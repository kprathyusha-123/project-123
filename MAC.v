==> flow/design.v <==
`timescale 1ns / 1ps
module Approximate_Multiplier( A , B , Trunc0 , Trunc1 , Trunc2 , Trunc3 , Product );
input [7:0] A , B  ;
input Trunc0 , Trunc1 , Trunc2  , Trunc3 ;
output [15:0] Product ;
pp_generation pp1( .Trunc0(Trunc0) , .B0(B[0]) , .A0(A[0]) , .A1(A[1]) , .PPD00(P00) , .PPD01(P01) ) ;
pp_generation pp2( .Trunc0(Trunc0) , .B0(B[1]) , .A0(A[0]) , .A1(A[1]) , .PPD00(P10) , .PPD01(P11) ) ;
pp_generation pp3( .Trunc0(Trunc0) , .B0(B[2]) , .A0(A[0]) , .A1(A[1]) , .PPD00(P20) , .PPD01(P21) ) ;
pp_generation pp4( .Trunc0(Trunc0) , .B0(B[0]) , .A0(A[2]) , .A1(A[3]) , .PPD00(P02) , .PPD01(P03) ) ;
ppg  pp01( .Trunc(Trunc0) , .B(B[2]) , .A(A[1]) , .PPD(P12) ) ;
ppg  pp01a( .Trunc(Trunc0) , .B(B[3]) , .A(A[0]) , .PPD(P30) ) ;
pp_generation pp5( .Trunc0(Trunc1) , .B0(B[4]) , .A0(A[0]) , .A1(A[1]) , .PPD00(P40) , .PPD01(P41) ) ;
pp_generation pp6( .Trunc0(Trunc1) , .B0(B[5]) , .A0(A[0]) , .A1(A[1]) , .PPD00(P50) , .PPD01(P51) ) ;
pp_generation pp7( .Trunc0(Trunc1) , .B0(B[6]) , .A0(A[0]) , .A1(A[1]) , .PPD00(P60) , .PPD01(P61) ) ;
pp_generation pp8( .Trunc0(Trunc1) , .B0(B[3]) , .A0(A[1]) , .A1(A[2]) , .PPD00(P31) , .PPD01(P32) ) ;
pp_generation pp9( .Trunc0(Trunc1) , .B0(B[2]) , .A0(A[2]) , .A1(A[3]) , .PPD00(P22) , .PPD01(P23) ) ;
pp_generation pp10( .Trunc0(Trunc1) , .B0(B[4]) , .A0(A[2]) , .A1(A[3]) , .PPD00(P42) , .PPD01(P43) ) ;
pp_generation pp11( .Trunc0(Trunc1) , .B0(B[1]) , .A0(A[3]) , .A1(A[4]) , .PPD00(P13) , .PPD01(P14) ) ;
pp_generation pp12( .Trunc0(Trunc1) , .B0(B[3]) , .A0(A[3]) , .A1(A[4]) , .PPD00(P33) , .PPD01(P34) ) ;
pp_generation pp13( .Trunc0(Trunc1) , .B0(B[0]) , .A0(A[4]) , .A1(A[5]) , .PPD00(P04) , .PPD01(P05) ) ;
pp_generation pp14( .Trunc0(Trunc1) , .B0(B[2]) , .A0(A[4]) , .A1(A[5]) , .PPD00(P24) , .PPD01(P25) ) ;
pp_generation pp15( .Trunc0(Trunc1) , .B0(B[1]) , .A0(A[5]) , .A1(A[6]) , .PPD00(P15) , .PPD01(P16) ) ;
pp_generation pp16( .Trunc0(Trunc1) , .B0(B[0]) , .A0(A[6]) , .A1(A[7]) , .PPD00(P06) , .PPD01(P07) ) ;
ppg  pp02( .Trunc(Trunc1) , .B(B[7]) , .A(A[0]) , .PPD(P70) ) ;
ppg  pp03( .Trunc(Trunc1) , .B(B[5]) , .A(A[2]) , .PPD(P52) ) ;
pp_generation pp17( .Trunc0(Trunc2) , .B0(B[7]) , .A0(A[1]) , .A1(A[2]) , .PPD00(P71) , .PPD01(P72) ) ;
pp_generation pp18( .Trunc0(Trunc2) , .B0(B[6]) , .A0(A[2]) , .A1(A[3]) , .PPD00(P62) , .PPD01(P63) ) ;
pp_generation pp19( .Trunc0(Trunc2) , .B0(B[5]) , .A0(A[3]) , .A1(A[4]) , .PPD00(P53) , .PPD01(P54) ) ;
pp_generation pp20( .Trunc0(Trunc2) , .B0(B[7]) , .A0(A[3]) , .A1(A[4]) , .PPD00(P73) , .PPD01(P74) ) ;
pp_generation pp21( .Trunc0(Trunc2) , .B0(B[4]) , .A0(A[4]) , .A1(A[5]) , .PPD00(P44) , .PPD01(P45) ) ;
pp_generation pp22( .Trunc0(Trunc2) , .B0(B[6]) , .A0(A[4]) , .A1(A[5]) , .PPD00(P64) , .PPD01(P65) ) ;
pp_generation pp23( .Trunc0(Trunc2) , .B0(B[3]) , .A0(A[5]) , .A1(A[6]) , .PPD00(P35) , .PPD01(P36) ) ;
pp_generation pp24( .Trunc0(Trunc2) , .B0(B[5]) , .A0(A[5]) , .A1(A[6]) , .PPD00(P55) , .PPD01(P56) ) ;
pp_generation pp25( .Trunc0(Trunc2) , .B0(B[2]) , .A0(A[6]) , .A1(A[7]) , .PPD00(P26) , .PPD01(P27) ) ;
pp_generation pp26( .Trunc0(Trunc2) , .B0(B[4]) , .A0(A[6]) , .A1(A[7]) , .PPD00(P46) , .PPD01(P47) ) ;
ppg  pp04( .Trunc(Trunc2) , .B(B[1]) , .A(A[7]) , .PPD(P17) ) ;
ppg  pp05( .Trunc(Trunc2) , .B(B[3]) , .A(A[7]) , .PPD(P37) ) ;
pp_generation pp27( .Trunc0(Trunc3) , .B0(B[7]) , .A0(A[5]) , .A1(A[6]) , .PPD00(P75) , .PPD01(P76) ) ;
pp_generation pp28( .Trunc0(Trunc3) , .B0(B[6]) , .A0(A[6]) , .A1(A[7]) , .PPD00(P66) , .PPD01(P67) ) ;
ppg  pp06( .Trunc(Trunc3) , .B(B[5]) , .A(A[7]) , .PPD(P57) ) ;
ppg  pp07( .Trunc(Trunc3) , .B(B[7]) , .A(A[7]) , .PPD(P77) ) ;
half_adder ha1 ( .a(P10) , .b(P01) , .sum(hs1) , .carry(hc1) ) ;
full_adder fa1( .a(P20) , .b(P11) , .c(P02) , .sum(fs1) , .carry(fc1) ) ;
apx4to2compressor apx1( .x1(P30) , .x2(P21) , .x3(P12) , .x4(P03) , .sum(as1) , .carry(ac1) ) ;
apx4to2compressor apx2( .x1(P40) , .x2(P31) , .x3(P22) , .x4(P13) , .sum(as2) , .carry(ac2) ) ;
apx4to2compressor apx3( .x1(P50) , .x2(P41) , .x3(P32) , .x4(P23) , .sum(as3) , .carry(ac3) ) ;
apx4to2compressor apx4( .x1(P60) , .x2(P51) , .x3(P42) , .x4(P33) , .sum(as4) , .carry(ac4) ) ;
EDC_compressor edc1( .A1(P70), .A2(P61),.A3(P52),.A4(P43),.SUM(es1),.CARRY(ec1) ) ;
half_adder ha2 ( .a(P14) , .b(P05) , .sum(hs2) , .carry(hc2) ) ;
full_adder fa2 ( .a(P24) , .b(P15) , .c(P06) , .sum(fs2) , .carry(fc2) ) ;
EDC_compressor edc2( .A1(P34), .A2(P25),.A3(P16),.A4(P07),.SUM(es2),.CARRY(ec2) ) ;
full_adder fa3 ( .a(P71) , .b(P62) , .c(P53) , .sum(fs3) , .carry(fc3) ) ;
half_adder ha3 ( .a(P72) , .b(P63) , .sum(hs3) , .carry(hc3) ) ;
exact_compressor cp1 ( .x1(P44) , .x2(P35) , .x3(P26) , .x4(P17) , .ci(1'b0) , .co(co1) , .carry(ca1) , .sum(cs1) ) ;
exact_compressor cp2 ( .x1(P54) , .x2(P45) , .x3(P36) , .x4(P27) , .ci(co1) , .co(co2) , .carry(ca2) , .sum(cs2) ) ;
exact_compressor cp3 ( .x1(P64) , .x2(P55) , .x3(P46) , .x4(P37) , .ci(co2) , .co(co3) , .carry(ca3) , .sum(cs3) ) ;
exact_compressor cp4 ( .x1(P74) , .x2(P65) , .x3(P56) , .x4(P47) , .ci(co3) , .co(co4) , .carry(ca4) , .sum(cs4) ) ;
exact_compressor cp5( .x1(P75) , .x2(P66) , .x3(P57) , .x4(1'b0) , .ci(co4) , .co(co5) , .carry(ca5) , .sum(cs5) ) ;
full_adder fa4 ( .a(P76) , .b(P67) , .c(co5) , .sum(fs4) , .carry(fc4) ) ;
assign r1 = fs1 | hc1 ;
assign r2 = as1 | fc1 ;
full_adder fa5 ( .a(as2) , .b(ac1) , .c(P04) , .sum(fs5) , .carry(fc5) ) ;
full_adder fa6 ( .a(as3) , .b(ac2) , .c(hs2) , .sum(fs6) , .carry(fc6) ) ;
apx4to2compressor apx5( .x1(as4) , .x2(ac3) , .x3(fs2) , .x4(hc2) , .sum(as5) , .carry(ac5) ) ;
apx4to2compressor apx6( .x1(es1) , .x2(ac4) , .x3(es2) , .x4(fc2) , .sum(as6) , .carry(ac6) ) ;
exact_compressor cp6( .x1(fs3) , .x2(ec1) , .x3(cs1) , .x4(ec2) , .ci(ec1&ec2) , .co(co6) , .carry(ca6) , .sum(cs6) ) ;
exact_compressor cp7( .x1(hs3) , .x2(fc3) , .x3(cs2) , .x4(ca1) , .ci(co6) , .co(co7) , .carry(ca7) , .sum(cs7) ) ;
exact_compressor cp8( .x1(P73) , .x2(hc3) , .x3(cs3) , .x4(ca2) , .ci(co7) , .co(co8) , .carry(ca8) , .sum(cs8) ) ;
full_adder fa7 ( .a(cs4) , .b(ca3) , .c(co8) , .sum(fs7) , .carry(fc7) ) ;
full_adder fa8 ( .a(cs5) , .b(ca4) , .c(fc7) , .sum(fs8) , .carry(fc8) ) ;
full_adder fa9 ( .a(fs4) , .b(ca5) , .c(fc8) , .sum(fs9) , .carry(fc9) ) ;
full_adder fa10 ( .a(P77) , .b(fc4) , .c(fc9) , .sum(fs10) , .carry(fc10) ) ;
assign Product[4:0] =  { fs5 , r2 , r1 , hs1 , P00 } ;
half_adder ha4 ( .a(fs6) , .b(fc5) , .sum(Product[5]) , .carry(hc4) ) ;
full_adder fa11 ( .a(as5) , .b(fc6) , .c(hc4) , .sum(Product[6]) , .carry(fc11) ) ;
full_adder fa12 ( .a(as6) , .b(ac5) , .c(fc11) , .sum(Product[7]) , .carry(fc12) ) ;
full_adder fa13 ( .a(cs6) , .b(ac6) , .c(fc12) , .sum(Product[8]) , .carry(fc13) ) ;
full_adder fa14 ( .a(cs7) , .b(ca6) , .c(fc13) , .sum(Product[9]) , .carry(fc14) ) ;
full_adder fa15 ( .a(cs8) , .b(ca7) , .c(fc14) , .sum(Product[10]) , .carry(fc15) ) ;
full_adder fa16 ( .a(fs7) , .b(ca8) , .c(fc15) , .sum(Product[11]) , .carry(fc16) ) ;
half_adder ha5 ( .a(fs8) , .b(fc16) , .sum(Product[12]) , .carry(hc5) ) ;
half_adder ha6 ( .a(fs9) , .b(hc5) , .sum(Product[13]) , .carry(hc6) ) ;
half_adder ha7 ( .a(fs10) , .b(hc6) , .sum(Product[14]) , .carry(hc7) ) ;
assign Product[15] = fc10 | hc7 ;
endmodule
module pp_generation ( Trunc0 , B0 , A0 , A1 , PPD00 , PPD01 ) ;
input Trunc0 , B0 , A0 , A1  ;
output  PPD00 , PPD01 ;
wire T , w1 ;
not g0( w1 , Trunc0 ) ;
and g1( T , B0 , w1  ) ;
and g2( PPD00 , A0 , T ) ;
and g3( PPD01 , A1 , T ) ;
endmodule 
module ppg ( Trunc , B , A , PPD ) ;
input Trunc , B , A  ;
output  PPD ;
wire w1 , w2 ;
not g0( w2 , Trunc ) ;
and g1( w1 , B , w2 ) ;
and g2( PPD , w1 , A ) ;
endmodule
module apx4to2compressor( x1 , x2 , x3 , x4 , sum , carry ) ;
input x1 , x2 , x3 , x4  ;
output  sum , carry ;
assign w1 = x1 & x2 ;
assign w2 = x1 | x2 ;
assign w3 = x3 & x4 ;
assign w4 = x3 | x4 ;
assign w5 = w1 | w3 ;
assign w6 = w2 & w4 ;
assign sum = w2 ^ w4 ^ w5 ;
assign carry = w5 | w6 ;
endmodule
module full_adder ( a , b , c , sum , carry ) ;
input a , b , c ;
output sum , carry ;
assign sum = a ^ b ^ c ;
assign carry = ( a & b ) | ( b & c ) | ( a & c )  ;
endmodule
module half_adder ( a , b , sum , carry ) ;
input a , b  ;
output sum , carry ;
assign sum = a ^ b  ;
assign carry =  a & b  ;
endmodule
module EDC_compressor( A1,A2,A3,A4,SUM,CARRY ) ;
input A1,A2,A3,A4 ;
output SUM,CARRY ;
wire w1 , w2 , w3 ;
assign w1 = A1 ^ A2 ;
assign w2 = A3 & A4 ;
assign w3 = A3 | A4 ;
assign SUM = w1 ? w2 : w3 ;
assign CARRY =  A1 | A2  ;
endmodule 
module exact_compressor ( x1 , x2 , x3 , x4 , ci , co , carry , sum ) ;
input x1 , x2 , x3 , x4 , ci  ;
output  co , carry , sum ;
wire s1 ;
full_adder  fa1( .a(x1) , .b(x2) , .c(x3) , .sum(s1) , .carry(co) ) ;
full_adder  fa2( .a(s1) , .b(x4) , .c(ci) , .sum(sum) , .carry(carry) ) ;
endmodule
`timescale 1ns / 1ps
module MAC( clk ,rst, Trunc0 , Trunc1 , Trunc2 , Trunc3, A ,B, Mac_out );
input clk ,rst ;
input Trunc0 , Trunc1 , Trunc2 , Trunc3 ;
input [7:0] A ,B ;
output [15:0] Mac_out ;
wire [15 :0] Product , Add_out ;
Approximate_Multiplier inst1( .A(A) , .B(B) , .Trunc0(Trunc0) , .Trunc1(Trunc1) , .Trunc2(Trunc2) , .Trunc3(Trunc3) , .Product(Product) );
RCA inst2( .A(Product),.B(Mac_out),.Cin(1'b0),.Sum(Add_out),.Carry(go)) ;
Register inst3( .clk(clk) ,.rst(rst) , .Din(Add_out) ,.Dout(Mac_out) ) ;
endmodule
module RCA(A,B,Cin,Sum,Carry) ;
input [15:0] A,B ;
input Cin ;
output [15:0] Sum ;
output Carry ;
full_adder fa1( .a(A[0]) , .b(B[0]) , .c(Cin) , .sum(Sum[0]) , .carry(c1) ) ;
full_adder fa2( .a(A[1]) , .b(B[1]) , .c(c1) , .sum(Sum[1]) , .carry(c2) ) ;
full_adder fa3( .a(A[2]) , .b(B[2]) , .c(c2) , .sum(Sum[2]) , .carry(c3) ) ;
full_adder fa4( .a(A[3]) , .b(B[3]) , .c(c3) , .sum(Sum[3]) , .carry(c4) ) ;
full_adder fa5( .a(A[4]) , .b(B[4]) , .c(c4) , .sum(Sum[4]) , .carry(c5) ) ;
full_adder fa6( .a(A[5]) , .b(B[5]) , .c(c5) , .sum(Sum[5]) , .carry(c6) ) ;
full_adder fa7( .a(A[6]) , .b(B[6]) , .c(c6) , .sum(Sum[6]) , .carry(c7) ) ;
full_adder fa8( .a(A[7]) , .b(B[7]) , .c(c7) , .sum(Sum[7]) , .carry(c8) ) ;
full_adder fa9( .a(A[8]) , .b(B[8]) , .c(c8) , .sum(Sum[8]) , .carry(c9) ) ;
full_adder fa10( .a(A[9]) , .b(B[9]) , .c(c9) , .sum(Sum[9]) , .carry(c10) ) ;
full_adder fa11( .a(A[10]) , .b(B[10]) , .c(c10) , .sum(Sum[10]) , .carry(c11) ) ;
full_adder fa12( .a(A[11]) , .b(B[11]) , .c(c11) , .sum(Sum[11]) , .carry(c12) ) ;
full_adder fa13( .a(A[12]) , .b(B[12]) , .c(c12) , .sum(Sum[12]) , .carry(c13) ) ;
full_adder fa14( .a(A[13]) , .b(B[13]) , .c(c13) , .sum(Sum[13]) , .carry(c14) ) ;
full_adder fa15( .a(A[14]) , .b(B[14]) , .c(c14) , .sum(Sum[14]) , .carry(c15) ) ;
full_adder fa16( .a(A[15]) , .b(B[15]) , .c(c15) , .sum(Sum[15]) , .carry(Carry) ) ;
endmodule 
module Register( clk ,rst , Din ,Dout ) ;
input clk ,rst  ;
input [15:0] Din  ;
output reg[15:0] Dout  ;
always @(posedge clk or posedge rst)
begin
	if(rst) Dout <= 0 ;
	else Dout <= Din ;
end
endmodule 
* Tool chain data of MAC
The steps from the RTL of MAC to its reports follow in flow order. Line numbers count from 1 in the design file above. Operators carry their Yosys type and port widths (W data, S select, Z words). Cell names lack the library's common part. A cell with -- has no value.
Design: design top MAC, clock input clk, cell library sky130hd, corner tt_025C_1v80

* Word level
Counts by Yosys on the flattened word-level netlist (proc, flatten, opt, wreduce; memories kept). Register bits leave out memories and registers merged into their read ports (data or address); mux counts leave out enables and synchronous resets folded into registers. Print and check cells are left out. Cells with the same type and inputs are merged into one.
Storage and ports: input bits 22, elaborated cells 488, bits in registers 16, output and inout bits 16
Operators by class: mux-type cells 2, bitwise logic cells 485
Operator list (number):
- $and A1 B1 Y1 | 248
- $or A1 B1 Y1 | 119
- $xor A1 B1 Y1 | 114
- $not A1 Y1 | 4
- $mux W1 | 2

* Logic depth
Longest topological path by Yosys (ltp), each cell counted once; first at word level (registers and memories cut), then after technology mapping (sequential cells cut; the memories' decode and read muxes count).
Depth: depth after elaboration 47, ABC_AREA 0, gate-level depth with buffers 24, depth with buffers taken out 23

* Netlist
The flow's flattened synthesis, as Yosys stat reports it; memories are mapped. The netlist is that of the ABC_AREA named above (0 if unset); the other value can give another one. Totals and module areas in this step are rounded.
Synthesis totals: area of sequential cells 400 µm², cell area after synthesis 2720 µm², buffers 23, mapped flip-flops 16, standard cells after synthesis 287
Cell types:
- fa_1 | number 43, area in all 860.826 µm²
- dfrtp_1 | number 16, area in all 400.384 µm²
- ha_1 | number 19, area in all 237.728 µm²
- inv_1 | number 62, area in all 232.723 µm²
- and2_1 | number 23, area in all 143.888 µm²
- buf_4 | number 17, area in all 127.622 µm²
- nand2_1 | number 18, area in all 67.565 µm²
- nor2b_1 | number 9, area in all 56.304 µm²
- xnor2_1 | number 6, area in all 52.55 µm²
- nor2_1 | number 13, area in all 48.797 µm²
- and3b_1 | number 5, area in all 43.792 µm²
- a22oi_1 | number 5, area in all 37.536 µm²
- nand3b_1 | number 5, area in all 37.536 µm²
- and2_2 | number 4, area in all 30.029 µm²
- a21oi_1 | number 4, area in all 20.019 µm²
- buf_2 | number 4, area in all 20.019 µm²
- nand3b_4 | number 1, area in all 20.019 µm²
- or2_2 | number 3, area in all 18.768 µm²
Other cell types: 26; their cells: 30. The figures by module come from a second, unflattened synthesis with its own total; it is not the netlist above.
Unflattened totals: cells (unflattened synthesis) 195, area total of the unflattened synthesis 2480 µm²
Each row is one instance without its submodules.
By module:
- full_adder | area 20.0 µm², sequential area 0.0 µm², cells 1, instances 48
- pp_generation | area 17.5 µm², sequential area 0.0 µm², cells 2, instances 28
- Register | area 404 µm², sequential area 400 µm², cells 17, instances 1
- apx4to2compressor | area 52.6 µm², sequential area 0.0 µm², cells 6, instances 6
- half_adder | area 12.5 µm², sequential area 0.0 µm², cells 1, instances 7
- EDC_compressor | area 38.8 µm², sequential area 0.0 µm², cells 6, instances 2
- ppg | area 8.8 µm², sequential area 0.0 µm², cells 1, instances 8
- Approximate_Multiplier | area 66.3 µm², sequential area 0.0 µm², cells 10, instances 1
- MAC | area 3.8 µm², sequential area 0.0 µm², cells 1, instances 1
- RCA | area 0.0 µm², sequential area 0.0 µm², cells 0, instances 1
- exact_compressor | area 0.0 µm², sequential area 0.0 µm², cells 0, instances 8

* Timing after synthesis
Source: OpenSTA report_checks on the synthesized netlist (no wires, ideal clock, input and output delay 20% of the period each), path of least setup slack; recovery checks are left aside. Register names are those of the netlist, which keeps one name where synthesis merged equal registers.
Timing path post-synthesis: kind input port to flip-flop, from input Trunc1, to register inst3.Dout[15], time at the first pin 1944 ps, path delay 6643 ps, path buffers 1, slack 1133 ps, arrival time 8462 ps, library setup time 125 ps, stages 20, data required time 9595 ps, period 9720 ps, external input delay 1944 ps, period reached after synthesis 8587 ps
"path delay" = arrival - input delay + setup time. "stages" counts driving pins, that of a launching flip-flop among them; a cell with two outputs on the path counts twice. "period reached after synthesis" = period - worst setup slack (recovery checks aside). The figure is calculated, with input and output delays left at 20% of the set period. Between the ends stands the longest chain of elaborated cells between them, by number of cells; it is not shown to be the way that was timed. Of several equally long chains one is given. Each line given opens the expression or statement behind the cell; cells for indexed reads and writes are added by Yosys, which also makes memories of some case tables.
On the way, post-synthesis: cell sequence clkbuf_1 > nor2_1 > fa_1 > or2_2 > ha_1 > or3_1 > mux2i_1 > a211o_1 > fa_1 > fa_1 > fa_1 > fa_1 > fa_1 > fa_1 > fa_1 > fa_1 > fa_1 > fa_1 > xnor2_1 > xnor2_1, cells in the longest elaborated chain 42, elaborated cells on any way between the ends 237, classes of those cells mux: 2; logic: 235
Ends and longest elaborated chain, post-synthesis:
- start, declared | line 147 | input Trunc0 , Trunc1 , Trunc2 , Trunc3 ;
- $not A1 Y1 | line 90 | not g0( w1 , Trunc0 ) ;
- $and A1 B1 Y1 | line 91 | and g1( T , B0 , w1  ) ;
- $and A1 B1 Y1 | line 92 | and g2( PPD00 , A0 , T ) ;
- $or A1 B1 Y1 | line 107 | assign w2 = x1 | x2 ;
- $xor A1 B1 Y1 (2 in a row) | line 112 | assign sum = w2 ^ w4 ^ w5 ;
- $xor A1 B1 Y1 (2 in a row) | line 118 | assign sum = a ^ b ^ c ;
- $and A1 B1 Y1 | line 119 | assign carry = ( a & b ) | ( b & c ) | ( a & c )  ;
- (+23 left out)
- $and A1 B1 Y1 | line 119
- $or A1 B1 Y1 (2 in a row) | line 119
- $and A1 B1 Y1 | line 119
- $or A1 B1 Y1 (2 in a row) | line 119
- $and A1 B1 Y1 | line 119
- $or A1 B1 Y1 (2 in a row) | line 119
- $xor A1 B1 Y1 | line 118
- end, assigned | line 183 | if(rst) Dout <= 0 ;
- end, assigned | line 184 | else Dout <= Din ;
- end, declared | line 180 | output reg[15:0] Dout  ;

* Worst path after layout
Path of least setup slack in the final report of entry A (OpenROAD, finished layout, wires in). Where an end is a register, its clock arrival counts in the times. The path's times are printed in steps of 10 ps; the period is the one set.
Timing path post-layout: kind input port to flip-flop, from input A[5], to register inst3.Dout[15], time at the first pin 1130 ps, arrival time 7040 ps, path buffers 1, library setup time 80 ps, data required time 5840 ps, period 5670 ps, external input delay 1130 ps, stages 21, slack -1200 ps
Between the ends stands the longest chain of elaborated cells between them, by number of cells; it is not shown to be the way that was timed. Of several equally long chains one is given.
On the way, post-layout: cell sequence buf_6 > nor2b_4 > and2_4 > fa_1 > or2_4 > ha_4 > or3_1 > mux2i_1 > a211o_1 > fa_2 > fa_2 > fa_2 > fa_2 > fa_2 > fa_2 > fa_2 > fa_2 > fa_2 > fa_2 > xnor2_2 > xnor2_1, cells in the longest elaborated chain 36, elaborated cells on any way between the ends 265, source lines of those cells 17, classes of those cells mux: 1; logic: 264
Ends and longest elaborated chain, post-layout:
- start, declared | line 148 | input [7:0] A ,B ;
- $and A1 B1 Y1 | line 92 | and g2( PPD00 , A0 , T ) ;
- $xor A1 B1 Y1 (2 in a row) | line 118 | assign sum = a ^ b ^ c ;
- $or A1 B1 Y1 | line 109 | assign w4 = x3 | x4 ;
- $xor A1 B1 Y1 (2 in a row) | line 112 | assign sum = w2 ^ w4 ^ w5 ;
- $xor A1 B1 Y1 (2 in a row) | line 118
- $and A1 B1 Y1 | line 119 | assign carry = ( a & b ) | ( b & c ) | ( a & c )  ;
- $or A1 B1 Y1 (2 in a row) | line 119
- (+15 left out)
- $and A1 B1 Y1 | line 119
- $or A1 B1 Y1 (2 in a row) | line 119
- $and A1 B1 Y1 | line 119
- $or A1 B1 Y1 (2 in a row) | line 119
- $and A1 B1 Y1 | line 119
- $or A1 B1 Y1 (2 in a row) | line 119
- $xor A1 B1 Y1 | line 118
- end, assigned | line 183 | if(rst) Dout <= 0 ;
- end, assigned | line 184 | else Dout <= Din ;
- end, declared | line 180 | output reg[15:0] Dout  ;

Hand-over note for MAC

MAC through Yosys and OpenROAD on sky130hd: 2 stored runs, unordered, with their settings and measured results. The constraints put input and output delay at 20% of the set period each and load the outputs with 0.01 pF.
"clock period achieved": clock period set for the run, less the worst setup slack. It is reckoned from that one timing run; input and output delays stay at 20% of the period that was set.
"time of the worst setup path" = time allowed to the worst setup path (clock period - input delay - output delay, where it has them) - its slack; a late launch clock adds to it, a late capture clock takes from it.
"overall power": no workload was simulated; the value follows from the tool's default switching activity.
"time of the worst setup path" is given in steps of 10 ps.
The measured numbers are rounded.

[entry A] flow files
==> flow/run.sh <==
#!/bin/bash
# the make line also repeats the synthesis and layout settings of config.mk as NAME=value (left out here)
make -C /OpenROAD-flow-scripts/flow DESIGN_CONFIG=/design/flow/config.mk WORK_HOME=/design/flow/orfs CLKGATE_MAP_FILE= finish
==> flow/config.mk <==
export PLATFORM = sky130hd
export DESIGN_NAME = MAC
export DESIGN_NICKNAME = MAC
export VERILOG_FILES = /design/flow/design.v
export SDC_FILE = /design/flow/constraint.sdc
export NUM_CORES = 4
export LEC_CHECK = 0
export CAP_MARGIN = 20
export CORE_MARGIN = 2
export CORE_UTILIZATION = 40
export SLEW_MARGIN = 20
==> flow/constraint.sdc <==
create_clock -name core_clock -period 5.67 [get_ports {clk}]
set_input_delay 1.1340 -clock core_clock [delete_from_list [all_inputs] [get_ports {clk}]]
set_output_delay 1.1340 -clock core_clock [all_outputs]
set_load 0.01 [all_outputs]

[entry A] result: synthesized cell area 2720 µm²; area inside the die boundary 7470 µm²; standard-cell area after layout 3680 µm²; final utilization 55.1%; setup slack of the worst path -1200 ps; total negative slack on setup checks -3550 ps; worst hold slack 518 ps; overall power 1010 uW; clock period achieved 6870 ps; time of the worst setup path 5740 ps; type of the worst setup path input port to flip-flop

[entry B] flow files
==> flow/run.sh <==
#!/bin/bash
# the make line also repeats the synthesis and layout settings of config.mk as NAME=value (left out here)
make -C /OpenROAD-flow-scripts/flow DESIGN_CONFIG=/design/flow/config.mk WORK_HOME=/design/flow/orfs CLKGATE_MAP_FILE= finish
==> flow/config.mk <==
export PLATFORM = sky130hd
export DESIGN_NAME = MAC
export DESIGN_NICKNAME = MAC
export VERILOG_FILES = /design/flow/design.v
export SDC_FILE = /design/flow/constraint.sdc
export NUM_CORES = 4
export LEC_CHECK = 0
export CAP_MARGIN = 10
export CELL_PAD_IN_SITES_GLOBAL_PLACEMENT = 2
export CORE_ASPECT_RATIO = 0.66
export CORE_MARGIN = 2
export CORE_UTILIZATION = 68
export CTS_CLUSTER_DIAMETER = 379
export HOLD_SLACK_MARGIN = 0.25
export MAX_ROUTING_LAYER = met4
export PLACE_DENSITY = 0.59
export SETUP_SLACK_MARGIN = 2.54
export SLEW_MARGIN = 20
==> flow/constraint.sdc <==
create_clock -name core_clock -period 9.9 [get_ports {clk}]
set_input_delay 1.9800 -clock core_clock [delete_from_list [all_inputs] [get_ports {clk}]]
set_output_delay 1.9800 -clock core_clock [all_outputs]
set_load 0.01 [all_outputs]

[entry B] result: no final report: placement broke off with GPL-0301

End of note.
